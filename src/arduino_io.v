==> flow/design.v <==
module arduino_io (
    input wire sysclk,
    input wire [7:0] arduino_dataout,
    output reg [7:0] arduino_datain,
    input wire arduino_shiftin,
    input wire arduino_readwrite,
    input wire arduino_commit,
    input wire arduino_reset,
    input wire [7:0] mem_src_dout,
    output reg [7:0] mem_src_din,
    output reg [13:0] mem_src_ad,
    output reg mem_src_ce,
    output reg mem_src_wre,
    output reg mem_src_oce,
    output reg mem_src_clk,
    input wire [7:0] mem_key_dout,
    output reg [7:0] mem_key_din,
    output reg [13:0] mem_key_ad,
    output reg mem_key_ce,
    output reg mem_key_wre,
    output reg mem_key_oce,
    output reg mem_key_clk,
    input wire [7:0] mem_cmd_dout,
    output reg [7:0] mem_cmd_din,
    output reg [13:0] mem_cmd_ad,
    output reg mem_cmd_ce,
    output reg mem_cmd_wre,
    output reg mem_cmd_oce,
    output reg mem_cmd_clk,
    input wire [7:0] mem_dst_dout,
    output reg [7:0] mem_dst_din,
    output reg [13:0] mem_dst_ad,
    output reg mem_dst_ce,
    output reg mem_dst_wre,
    output reg mem_dst_oce,
    output reg mem_dst_clk
);
    reg reg_readwrite_bit;
    reg [23:0] reg_shiftregister_input;
    reg [1:0] reg_statemachine_shiftin;
    reg [1:0] reg_statemachine_commit;
    reg [1:0] reg_statemachine_memory;
    always @(posedge sysclk) begin
        if (arduino_reset) begin
        end
        case (reg_statemachine_shiftin)
            2'b00 : begin
                if (arduino_shiftin) reg_statemachine_shiftin <= 2'b01;
                end
            2'b01 : begin
                reg_shiftregister_input <= { reg_shiftregister_input[15:0] , arduino_dataout };
                reg_statemachine_shiftin <= 2'b10;
                end
            2'b10 : begin
                if (!arduino_shiftin) reg_statemachine_shiftin <= 2'b00;
                end
        endcase
        case (reg_statemachine_commit)
            2'b00 : begin
                reg_readwrite_bit <= arduino_readwrite;
                if (arduino_commit) reg_statemachine_commit <= 1'b01;
            end
            2'b01 : begin
                if ( reg_readwrite_bit ) begin
                    case ( reg_statemachine_memory ) 
                        2'b00 : begin
                            case (reg_shiftregister_input[23:22])
                                2'b00 : begin
                                    mem_src_ad <= reg_shiftregister_input[21:8];
                                    mem_src_din <= reg_shiftregister_input[7:0];
                                    mem_src_ce <= 1'b1;
                                    mem_src_wre <= 1'b1;
                                end
                                2'b01 : begin
                                    mem_key_ad <= reg_shiftregister_input[21:8];
                                    mem_key_din <= reg_shiftregister_input[7:0];
                                    mem_key_ce <= 1'b1;
                                    mem_key_wre <= 1'b1;
                                end
                                2'b10 : begin
                                    mem_cmd_ad <= reg_shiftregister_input[21:8];
                                    mem_cmd_din <= reg_shiftregister_input[7:0];
                                    mem_cmd_ce <= 1'b1;
                                    mem_cmd_wre <= 1'b1;
                                end
                                2'b11 : begin
                                    mem_dst_ad <= reg_shiftregister_input[21:8];
                                    mem_dst_din <= reg_shiftregister_input[7:0];
                                    mem_dst_ce <= 1'b1;
                                    mem_dst_wre <= 1'b1;
                                end
                            endcase
                            reg_statemachine_memory <= 2'b01;
                        end
                        1'b01 : begin
                            case (reg_shiftregister_input[23:22])
                                2'b00 : mem_src_clk <= 1'b1;
                                2'b01 : mem_key_clk <= 1'b1;
                                2'b10 : mem_cmd_clk <= 1'b1;
                                2'b11 : mem_dst_clk <= 1'b1;
                            endcase
                            reg_statemachine_memory <= 2'b10;
                        end
                        2'b10 : begin
                            mem_src_clk <= 1'b0;
                            mem_src_ce <= 1'b0;
                            mem_src_wre <= 1'b0;
                            mem_key_clk <= 1'b0;
                            mem_key_ce <= 1'b0;
                            mem_key_wre <= 1'b0;
                            mem_cmd_clk <= 1'b0;
                            mem_cmd_ce <= 1'b0;
                            mem_cmd_wre <= 1'b0;
                            mem_dst_clk <= 1'b0;
                            mem_dst_ce <= 1'b0;
                            mem_dst_wre <= 1'b0;
                            reg_statemachine_commit <= 2'b10;
                        end
                    endcase
                end
                else begin
                    case ( reg_statemachine_memory ) 
                        2'b00 : begin
                            case (reg_shiftregister_input[15:14])
                                2'b00 : begin
                                    mem_src_ad <= reg_shiftregister_input[13:0];
                                    mem_src_ce <= 1'b1;
                                    mem_src_oce <= 1'b1;
                                end
                                2'b01 : begin
                                    mem_key_ad <= reg_shiftregister_input[13:0];
                                    mem_key_ce <= 1'b1;
                                    mem_key_oce <= 1'b1;
                                end
                                2'b10 : begin
                                    mem_cmd_ad <= reg_shiftregister_input[13:0];
                                    mem_cmd_ce <= 1'b1;
                                    mem_cmd_oce <= 1'b1;
                                end
                                2'b11 : begin
                                    mem_dst_ad <= reg_shiftregister_input[13:0];
                                    mem_dst_ce <= 1'b1;
                                    mem_dst_oce <= 1'b1;
                                end
                            endcase
                            reg_statemachine_memory <= 2'b01;
                        end
                        2'b01 : begin
                            case (reg_shiftregister_input[15:14])
                                2'b00 : mem_src_clk <= 1'b1;
                                2'b01 : mem_key_clk <= 1'b1;
                                2'b10 : mem_cmd_clk <= 1'b1;
                                2'b11 : mem_dst_clk <= 1'b1;
                            endcase
                            reg_statemachine_memory <= 2'b10;
                        end
                        2'b10 : begin
                            mem_src_clk <= 1'b0;
                            mem_src_ce <= 1'b0;
                            mem_src_wre <= 1'b0;
                            mem_key_clk <= 1'b0;
                            mem_key_ce <= 1'b0;
                            mem_key_wre <= 1'b0;
                            mem_cmd_clk <= 1'b0;
                            mem_cmd_ce <= 1'b0;
                            mem_cmd_wre <= 1'b0;
                            mem_dst_clk <= 1'b0;
                            mem_dst_ce <= 1'b0;
                            mem_dst_wre <= 1'b0;
                            case (reg_shiftregister_input[15:14])
                                2'b00 : arduino_datain <= mem_src_dout;
                                2'b01 : arduino_datain <= mem_key_dout;
                                2'b10 : arduino_datain <= mem_cmd_dout;
                                2'b11 : arduino_datain <= mem_dst_dout;
                            endcase
                            reg_statemachine_commit <= 2'b10;
                        end
                    endcase
                end
            end
            2'b10 : begin
                reg_statemachine_memory <= 2'b00;
                if (!arduino_commit) reg_statemachine_commit <= 1'b00;
            end
        endcase
    end
endmodule
# == From RTL to reports: arduino_io ==
# Tool output for the design above, in the order of the flow.
# Lines are those of the file above, counted from 1.
# Operators: Yosys type, input widths -> output width; for muxes data width and select width s.
# The mark n/a stands for no value.
# inputs
design,arduino_io
clk_port,sysclk
cell_library,sky130hd
pvt_corner,tt_025C_1v80

# == Elaborated design ==
# Yosys after proc, flatten, opt, wreduce and memory -nomap, before mapping. Memory bits, and registers merged into a memory's read port (data or address), are not among the register bits. Print and check cells are not counted. Equal cells are merged and count once.
# op_classes
addsub,0
n_mul,0
div,0
n_cmp,0
equal,38
shifts,0
mux,67
logic,1
reduce_logical,39
# ops
operator,count
$mux 14,20
$reduce_and 4->1,21
$pmux 8 s4,1
$pmux 1 s2,16
$ne 3x2->1 const B,9
$ne 3x3->1 const B,8
$mux 1,21
$reduce_bool 2->1,8
$eq 2x2->1 const B,7
$pmux 2 s3,2
$eq 2x1->1 const B,5
$ne 2x1->1 const B,5
$logic_not 2->1,5
$mux 2,5
$ne 2x2->1 const B,4
$pmux 2 s2,2
$reduce_and 3->1,2
$reduce_bool 3->1,2
$reduce_and 2->1,1
$not 1->1,1
# bits
regBits,139
latch_bits,0
ramBits,0
rom_bits,0
clocked_rd_ports_x_width,0
mem_count,0
input_bits,45
output_inout_bits,112
word_cells,171

# == Longest topological paths ==
# Longest topological path by Yosys (ltp), each cell counted once; first at word level (registers and memories cut), then after technology mapping (sequential cells cut; the memories' decode and read muxes count).
# logic_depth
word_depth,4
ABC_AREA,1
depth_mapped,6
depth_no_buf,6

# == Synthesis result ==
# The flow's flattened synthesis, as Yosys stat reports it; memories are mapped. The netlist is that of the ABC_AREA named above (0 if unset); the other value can give another one.
# types
cell,count,type_area_um2
sky130_fd_sc_hd__edfxtp_1,133,3993.83
sky130_fd_sc_hd__nand2_1,96,360.346
sky130_fd_sc_hd__dfxtp_1,9,180.173
sky130_fd_sc_hd__nand3_1,28,140.134
sky130_fd_sc_hd__buf_6,7,78.826
sky130_fd_sc_hd__inv_1,17,63.811
sky130_fd_sc_hd__nor2_1,17,63.811
sky130_fd_sc_hd__nand4_1,8,50.048
sky130_fd_sc_hd__buf_4,5,37.536
sky130_fd_sc_hd__o21ai_0,5,25.024
sky130_fd_sc_hd__nor2_4,2,22.522
sky130_fd_sc_hd__a21oi_1,3,15.014
sky130_fd_sc_hd__buf_8,1,15.014
sky130_fd_sc_hd__nand2_2,2,12.512
sky130_fd_sc_hd__nor2_2,2,12.512
sky130_fd_sc_hd__nand2_4,1,11.261
sky130_fd_sc_hd__buf_2,2,10.01
sky130_fd_sc_hd__o21ai_1,2,10.01
# Not listed: further types 4, cells in them 4.
# synth_totals
cells,344
mapped_area_mm2,0.0051249
sequential_area_mm2,0.004174
ff_cells,142

# == Worst setup path after synthesis ==
# Path of least setup slack by OpenSTA after synthesis, without wires, with an ideal clock, recovery checks aside; 20% of the period is set as input and as output delay. Where synthesis merged equal registers, the netlist keeps one of their names.
# synth_timing
path_type,reg2reg
startpoint,reg reg_shiftregister_input[15]
endpoint,reg mem_key_ad[0]
tclk_ns,3.57
t_first_pin_ns,0.000
t_arrival_ns,1.473
t_required_ns,3.180
path_slack_ns,1.708
path_delay_ns,1.863
path_stages,5
n_path_buf,1
period_less_setup_slack_ns,1.862
# "path_delay_ns" is the arrival time less input delay plus setup time.
# "path_stages" counts driving pins, that of a launching flip-flop among them; a cell with two outputs on the path counts twice.
# "period_less_setup_slack_ns" = period - worst setup slack (recovery checks aside). The figure is calculated, with input and output delays left at 20% of the set period.
# Between the ends stands the longest chain of elaborated cells between them, by number of cells; it is not shown to be the way that was timed. Of several equally long chains one is given.
# A line is the first line of the expression or statement that the cell stems from. Yosys adds cells for indexed reads and writes and turns some case tables into memories.
# The path ends at the enable pin of a flip-flop; only ways to that pin are counted.
# synth_via
cell_sequence,sky130_fd_sc_hd__edfxtp_1 sky130_fd_sc_hd__inv_1 sky130_fd_sc_hd__buf_4 sky130_fd_sc_hd__nand3_1 sky130_fd_sc_hd__a21oi_1
elab_chain_len,3
# synth_rtl
item,line,rtl
from (decl),39,reg [23:0] reg_shiftregister_input;
from (assign),51,"reg_shiftregister_input <= { reg_shiftregister_input[15:0] , arduino_dataout };"
$eq 2x1->1,124,case (reg_shiftregister_input[15:14])
$reduce_bool 2->1,n/a,
$reduce_and 4->1,n/a,
to (assign),75,mem_key_ad <= reg_shiftregister_input[21:8];
to (assign),131,mem_key_ad <= reg_shiftregister_input[13:0];
to (decl),18,"output reg [13:0] mem_key_ad,"

# == Path in the finished layout ==
# From the final timing report of record 1: the path of least setup slack in the routed layout; clock arrival at registers is part of the times.
# layout_timing
path_type,reg2reg
startpoint,reg reg_shiftregister_input[15]
endpoint,reg mem_src_ad[11]
tclk_ns,4.44
t_first_pin_ns,0.41
t_arrival_ns,2.50
t_required_ns,4.48
path_slack_ns,1.97
path_stages,6
n_path_buf,0
# Between the ends stands the longest chain of elaborated cells between them, by number of cells; it is not shown to be the way that was timed. Of several equally long chains one is given.
# The path ends at the enable pin of a flip-flop; only ways to that pin are counted.
# layout_via
cell_sequence,sky130_fd_sc_hd__edfxtp_1 sky130_fd_sc_hd__inv_1 sky130_fd_sc_hd__nand2_1 sky130_fd_sc_hd__nand2_1 sky130_fd_sc_hd__nand2_1 sky130_fd_sc_hd__nor2_2
elab_chain_len,3
# layout_rtl
item,line,rtl
from (decl),39,reg [23:0] reg_shiftregister_input;
from (assign),51,"reg_shiftregister_input <= { reg_shiftregister_input[15:0] , arduino_dataout };"
$logic_not 2->1,124,case (reg_shiftregister_input[15:14])
$reduce_bool 2->1,n/a,
$reduce_and 4->1,n/a,
to (assign),69,mem_src_ad <= reg_shiftregister_input[21:8];
to (assign),126,mem_src_ad <= reg_shiftregister_input[13:0];
to (decl),11,"output reg [13:0] mem_src_ad,"

Lab notebook: arduino_io

Record of 2 stored runs of the RTL-to-layout flow on arduino_io, platform sky130hd. The runs are unordered. Constraints: input delay and output delay 20% of the set period each, output load 0.01 pF.
"achievedPeriod_ns" means the clock period less the worst setup slack. The figure is calculated, with input and output delays left at 20% of the set period.
"timing.worst_path_ns" is the time allowed to the run's worst setup path (the clock period less input and output delay, where it has them) less its slack. Clock arrival times count: a late capture clock shortens it, a late launch clock lengthens it.

Record 1, flow files:
==> flow/run.sh <==
#!/bin/bash
# the make line also repeats the synthesis and layout settings of config.mk as NAME=value (left out here)
make -C /OpenROAD-flow-scripts/flow DESIGN_CONFIG=/design/flow/config.mk WORK_HOME=/design/flow/orfs CLKGATE_MAP_FILE= finish
==> flow/config.mk <==
export PLATFORM = sky130hd
export DESIGN_NAME = arduino_io
export DESIGN_NICKNAME = arduino_io
export VERILOG_FILES = /design/flow/design.v
export SDC_FILE = /design/flow/constraint.sdc
export NUM_CORES = 4
export LEC_CHECK = 0
export ABC_AREA = 1
export CAP_MARGIN = 25
export CELL_PAD_IN_SITES_DETAIL_PLACEMENT = 0
export CORE_MARGIN = 2
export CORE_UTILIZATION = 44
export CTS_CLUSTER_DIAMETER = 273
export GPL_TIMING_DRIVEN = 1
export MIN_ROUTING_LAYER = met1
export PLACE_DENSITY = 0.66
export SETUP_SLACK_MARGIN = -0.42
export SLEW_MARGIN = 15
==> flow/constraint.sdc <==
create_clock -name core_clock -period 4.44 [get_ports {sysclk}]
set_input_delay 0.8880 -clock core_clock [delete_from_list [all_inputs] [get_ports {sysclk}]]
set_output_delay 0.8880 -clock core_clock [all_outputs]
set_load 0.01 [all_outputs]

==> results of record 1, as CSV <==
result,value
ys_area_mm2,0.0051249
post_route_util_pct,64.5
setup_tns_ns,0.000
worstSetupSlack_ns,1.975
design.die.area_mm2,0.0125272
achievedPeriod_ns,2.465
timing.worst_path_ns,2.47
worst_setup_path_type,"reg2reg"
worst_hold_slack_ns,0.449
cell_area_final_mm2,0.0073283

Record 2, flow files:
==> flow/run.sh <==
#!/bin/bash
# the make line also repeats the synthesis and layout settings of config.mk as NAME=value (left out here)
make -C /OpenROAD-flow-scripts/flow DESIGN_CONFIG=/design/flow/config.mk WORK_HOME=/design/flow/orfs CLKGATE_MAP_FILE= finish
==> flow/config.mk <==
export PLATFORM = sky130hd
export DESIGN_NAME = arduino_io
export DESIGN_NICKNAME = arduino_io
export VERILOG_FILES = /design/flow/design.v
export SDC_FILE = /design/flow/constraint.sdc
export NUM_CORES = 4
export LEC_CHECK = 0
export CAP_MARGIN = 20
export CORE_MARGIN = 2
export CORE_UTILIZATION = 40
export SLEW_MARGIN = 20
==> flow/constraint.sdc <==
create_clock -name core_clock -period 2.18 [get_ports {sysclk}]
set_input_delay 0.4360 -clock core_clock [delete_from_list [all_inputs] [get_ports {sysclk}]]
set_output_delay 0.4360 -clock core_clock [all_outputs]
set_load 0.01 [all_outputs]

==> results of record 2, as CSV <==
result,value
ys_area_mm2,0.0050198
post_route_util_pct,61.3
setup_tns_ns,0.000
worstSetupSlack_ns,0.424
design.die.area_mm2,0.0134618
achievedPeriod_ns,1.756
timing.worst_path_ns,1.32
worst_setup_path_type,"reg2out"
worst_hold_slack_ns,0.459
cell_area_final_mm2,0.0074246
