==> flow/design.v <==
module lfsr_16bit_8high (
    input wire clock,
    input wire [7:0] keyin,
    input wire keyinclock,
    output reg [7:0] keyout,
    input wire keyoutclock
);
    reg [15:0] lfsr_storage_0;
    reg [15:0] lfsr_storage_1;
    reg [15:0] lfsr_storage_2;
    reg [15:0] lfsr_storage_3;
    reg [15:0] lfsr_storage_4;
    reg [15:0] lfsr_storage_5;
    reg [15:0] lfsr_storage_6;
    reg [15:0] lfsr_storage_7;
    always @(posedge clock) begin
        if ( keyinclock ) begin
            lfsr_storage_7 = { lfsr_storage_7[7:0] , lfsr_storage_6[15:8] };
            lfsr_storage_6 = { lfsr_storage_6[7:0] , lfsr_storage_5[15:8] };
            lfsr_storage_5 = { lfsr_storage_5[7:0] , lfsr_storage_4[15:8] };
            lfsr_storage_4 = { lfsr_storage_4[7:0] , lfsr_storage_3[15:8] };
            lfsr_storage_3 = { lfsr_storage_3[7:0] , lfsr_storage_2[15:8] };
            lfsr_storage_2 = { lfsr_storage_2[7:0] , lfsr_storage_1[15:8] };
            lfsr_storage_1 = { lfsr_storage_1[7:0] , lfsr_storage_0[15:8] };
            lfsr_storage_0 = { lfsr_storage_0[7:0] , keyin };
        end
        if ( keyoutclock ) begin
            lfsr_storage_0[15:1] = lfsr_storage_0[14:0];
            lfsr_storage_1[15:1] = lfsr_storage_1[14:0];
            lfsr_storage_2[15:1] = lfsr_storage_2[14:0];
            lfsr_storage_3[15:1] = lfsr_storage_3[14:0];
            lfsr_storage_4[15:1] = lfsr_storage_4[14:0];
            lfsr_storage_5[15:1] = lfsr_storage_5[14:0];
            lfsr_storage_6[15:1] = lfsr_storage_6[14:0];
            lfsr_storage_7[15:1] = lfsr_storage_7[14:0];
            lfsr_storage_0[0] = ( ( ( lfsr_storage_0[15] ^ lfsr_storage_0[13] ) ^ lfsr_storage_0[12] ) ^ lfsr_storage_0[11] );
            lfsr_storage_1[0] = ( ( ( lfsr_storage_1[15] ^ lfsr_storage_1[13] ) ^ lfsr_storage_1[12] ) ^ lfsr_storage_1[11] );
            lfsr_storage_2[0] = ( ( ( lfsr_storage_2[15] ^ lfsr_storage_2[13] ) ^ lfsr_storage_2[12] ) ^ lfsr_storage_2[11] );
            lfsr_storage_3[0] = ( ( ( lfsr_storage_3[15] ^ lfsr_storage_3[13] ) ^ lfsr_storage_3[12] ) ^ lfsr_storage_3[11] );
            lfsr_storage_4[0] = ( ( ( lfsr_storage_4[15] ^ lfsr_storage_4[13] ) ^ lfsr_storage_4[12] ) ^ lfsr_storage_4[11] );
            lfsr_storage_5[0] = ( ( ( lfsr_storage_5[15] ^ lfsr_storage_5[13] ) ^ lfsr_storage_5[12] ) ^ lfsr_storage_5[11] );
            lfsr_storage_6[0] = ( ( ( lfsr_storage_6[15] ^ lfsr_storage_6[13] ) ^ lfsr_storage_6[12] ) ^ lfsr_storage_6[11] );
            lfsr_storage_7[0] = ( ( ( lfsr_storage_7[15] ^ lfsr_storage_7[13] ) ^ lfsr_storage_7[12] ) ^ lfsr_storage_7[11] );
            keyout = {  lfsr_storage_0[0] ,
                        lfsr_storage_1[0] ,
                        lfsr_storage_2[0] ,
                        lfsr_storage_3[0] ,
                        lfsr_storage_4[0] ,
                        lfsr_storage_5[0] ,
                        lfsr_storage_6[0] ,
                        lfsr_storage_7[0] };
        end
    end
endmodule
# Reports on lfsr_16bit_8high
# Tool output for the design above, in the order of the flow.
# Line numbers count from 1 in the design file above.
# Operators carry their Yosys type and port widths (W data, S select, Z words).
# Cell names lack the library's common part.
setup:
  top_module: "lfsr_16bit_8high"
  clk_port: "clock"
  lib: "sky130hd"
  corner: "tt_025C_1v80"

# Word-level counts
# Source: Yosys, flattened and elaborated, memories not mapped. Widths are those after wreduce. Registers that Yosys merges into a memory's read port (data or address) are not register bits. Print and check cells do not count. Equal cells are merged and count once.
bits:
  register_bits: 135
  n_memories: 0
  ram_bits: 0
  output_inout_bits: 8
  clocked_rd_ports_x_width: 0
  mem_bits_ro: 0
  latch_bits: 0
op_classes:
  n_shift: 0
  div_mod_pow: 0
  n_addsub: 0
  compare: 0
  n_mux: 24
  logic: 24
  equal: 0
  multipliers: 0
  reduce_logical: 1
ops:
  columns: ["op", "n"]
  rows:
  - ["$mux W15", 8]
  - ["$mux W16", 7]
  - ["$xor A1 B1 Y1", 24]
  - ["$mux W14", 1]
  - ["$mux W1", 8]
  - ["$reduce_bool A2 Y1", 1]

# Longest topological paths
# Yosys ltp: most cells in a row. Word level: on the elaborated netlist, between registers, memories and ports. Mapped: between sequential cells and ports; inverters and the memories' decode and read muxes count.
logic_depth:
  word_depth: 5
  abc_area: 1
  depth_mapped: 10
  mapped_depth_nobuf: 9

# After synthesis
# Yosys stat after the flow's synthesis: flattened, memories mapped to cells. It holds for the ABC_AREA given above (unset counts as 0); a run with the other value may have another netlist.
# Totals and module areas in this step are rounded.
mapped:
  flip_flops: 135
  cells: 821
  synth_area_um2: 6502
by_type:
  columns: ["type", "n", "area_total_um2"]
  rows:
  - ["dfxtp_1", 120, 2.4E+03]
  - ["nand2_1", 288, 1.08E+03]
  - ["mux2i_1", 106, 1.06E+03]
  - ["edfxtp_1", 15, 450.432]
  - ["o21ai_0", 82, 410.394]
  - ["inv_1", 72, 270.259]
  - ["o21ai_2", 19, 166.41]
  - ["buf_6", 13, 146.39]
  - ["nand3_1", 23, 115.11]
  - ["o21ai_1", 22, 110.106]
  - ["buf_2", 14, 70.067]
  - ["nor2_1", 16, 60.058]
  - ["and2_1", 8, 50.048]
  - ["buf_4", 6, 45.043]
  - ["clkbuf_1", 12, 45.043]
  - ["buf_1", 3, 11.261]
  - ["inv_2", 2, 7.507]

# Path before layout
# Source: OpenSTA report_checks on the synthesized netlist (no wires, ideal clock, input and output delay 20% of the period each), path of least setup slack; recovery checks are left aside. Register names are those of the netlist, which keeps one name where synthesis merged equal registers.
synth_path:
  path_kind: "input to register"
  from: "input keyinclock"
  to: "register keyout[1]"
  required_ns: 1.665
  clock_period_ns: 1.92
  path_delay_ns: 1.031
  arrival_time_ns: 1.160
  driving_pins: 9
  input_delay_ns: 0.384
  setup_time_ns: 0.255
  slack_ns: 0.505
  n_path_buf: 2
  period_less_setup_slack_ns: 1.415
# "path_delay_ns" is the arrival time less input delay plus setup time.
# "driving_pins": output pins that drive a net of the path, with the launching flip-flop's if there is one; two outputs of one cell count as two.
# "period_less_setup_slack_ns" = period - worst setup slack (recovery checks aside). The figure is calculated, with input and output delays left at 20% of the set period.
# The rows between start and end are the longest chain of elaborated cells between them; the timing report does not say that the signal goes this way. Where chains are equally long, one stands for them.
# Each line given opens the expression or statement behind the cell; cells for indexed reads and writes are added by Yosys, which also makes memories of some case tables.
synth_via:
  cell_sequence: "buf_6 buf_6 nand2_1 inv_1 nor2_1 nand2_1 nand2_1 nand2_1 and2_1"
  elab_chain_cells: 4
  cells_between: 4
  cone_lines: 2
  cone_classes: "1 x mux; 3 x logic"
synth_rtl:
  columns: ["element", "line", "rtl"]
  rows:
  - ["from (decl)", 4, "input wire keyinclock,"]
  - ["$mux W16", 17, "if ( keyinclock ) begin"]
  - ["$xor A1 B1 Y1 (3 in a row)", 42, "lfsr_storage_6[0] = ( ( ( lfsr_storage_6[15] ^ lfsr_storage_6[13] ) ^ lfsr_storage_6[12] ) ^ lfsr_storage_6[11 ..."]
  - ["to (assign)", 44, "keyout = {  lfsr_storage_0[0] ,"]
  - ["to (decl)", 5, "output reg [7:0] keyout,"]

# Timing after layout
# Path of least setup slack in the final report of record 1 (OpenROAD, finished layout, wires in). Where an end is a register, its clock arrival counts in the times.
layout_path:
  path_kind: "register to output"
  from: "register keyout[6]"
  to: "output keyout[6]"
  arrival_time_ns: 1.41
  driving_pins: 2
  required_ns: 1.39
  slack_ns: -0.01
  output_delay_ns: 0.35
  clock_period_ns: 1.74
  n_path_buf: 1
layout_via:
  cell_sequence: "edfxtp_1 clkdlybuf4s50_1"
  elab_chain_cells: 0
  cells_between: 0
  cone_lines: 0
layout_rtl:
  columns: ["element", "line", "rtl"]
  rows:
  - ["from (decl)", 5, "output reg [7:0] keyout,"]
  - ["from (assign)", 44, "keyout = {  lfsr_storage_0[0] ,"]
  - ["to (decl)", 5, null]

Subject: lfsr_16bit_8high on sky130hd, stored results

Hello all,

Record of 2 stored runs of the RTL-to-layout flow on lfsr_16bit_8high, platform sky130hd. The runs are unordered. Constraints: input delay and output delay 20% of the set period each, output load 0.01 pF.
By "clock_period_reached_ns" is meant the clock period of the run minus its worst setup slack. This is arithmetic on one report: input and output delays are still those of the set period (20% each).
"worst_path_allowed_less_slack_ns" = time allowed to the worst setup path (clock period - input delay - output delay, where it has them) - its slack; a late launch clock adds to it, a late capture clock takes from it.
By "power_total_uw" is meant OpenSTA's value without simulated activity: inputs other than the clock are taken to toggle once in ten clock periods, and the tool carries that through the logic.
The results are shown rounded.

--- record 1 ---
==> flow/run.sh <==
#!/bin/bash
# the make line also repeats the synthesis and layout settings of config.mk as NAME=value (left out here)
make -C /OpenROAD-flow-scripts/flow DESIGN_CONFIG=/design/flow/config.mk WORK_HOME=/design/flow/orfs CLKGATE_MAP_FILE= finish
==> flow/config.mk <==
export PLATFORM = sky130hd
export DESIGN_NAME = lfsr_16bit_8high
export DESIGN_NICKNAME = lfsr_16bit_8high
export VERILOG_FILES = /design/flow/design.v
export SDC_FILE = /design/flow/constraint.sdc
export NUM_CORES = 4
export LEC_CHECK = 0
export ABC_AREA = 1
export CAP_MARGIN = 10
export CORE_MARGIN = 4
export CORE_UTILIZATION = 61
export PLACE_DENSITY = 0.87
export SETUP_SLACK_MARGIN = -0.11
export SLEW_MARGIN = 20
export TNS_END_PERCENT = 55
==> flow/constraint.sdc <==
create_clock -name core_clock -period 1.74 [get_ports {clock}]
set_input_delay 0.3480 -clock core_clock [delete_from_list [all_inputs] [get_ports {clock}]]
set_output_delay 0.3480 -clock core_clock [all_outputs]
set_load 0.01 [all_outputs]

==> results, as YAML <==
results:
  fin_ws_ns: -0.014
  post_route_util_pct: 70.7
  hold_worst_slack_ns: 0.194
  yosys_chip_area_um2: 6502
  die_area_um2: 12380
  layout_stdcell_area_um2: 7336
  clock_period_reached_ns: 1.754
  tns_ns: -0.043
  worst_path_allowed_less_slack_ns: 1.41
  worst_path_kind: "register to output"
  power_total_uw: 9939

--- record 2 ---
==> flow/run.sh <==
#!/bin/bash
# the make line also repeats the synthesis and layout settings of config.mk as NAME=value (left out here)
make -C /OpenROAD-flow-scripts/flow DESIGN_CONFIG=/design/flow/config.mk WORK_HOME=/design/flow/orfs CLKGATE_MAP_FILE= finish
==> flow/config.mk <==
export PLATFORM = sky130hd
export DESIGN_NAME = lfsr_16bit_8high
export DESIGN_NICKNAME = lfsr_16bit_8high
export VERILOG_FILES = /design/flow/design.v
export SDC_FILE = /design/flow/constraint.sdc
export NUM_CORES = 4
export LEC_CHECK = 0
export CAP_MARGIN = 20
export CORE_MARGIN = 2
export CORE_UTILIZATION = 40
export SLEW_MARGIN = 20
==> flow/constraint.sdc <==
create_clock -name core_clock -period 1.32 [get_ports {clock}]
set_input_delay 0.2640 -clock core_clock [delete_from_list [all_inputs] [get_ports {clock}]]
set_output_delay 0.2640 -clock core_clock [all_outputs]
set_load 0.01 [all_outputs]

==> results, as YAML <==
results:
  fin_ws_ns: 0.056
  post_route_util_pct: 47.8
  hold_worst_slack_ns: 0.176
  yosys_chip_area_um2: 6484
  die_area_um2: 17240
  layout_stdcell_area_um2: 7599
  clock_period_reached_ns: 1.264
  tns_ns: 0.000
  worst_path_allowed_less_slack_ns: 1.00
  worst_path_kind: "register to output"
  power_total_uw: 18730

Thanks
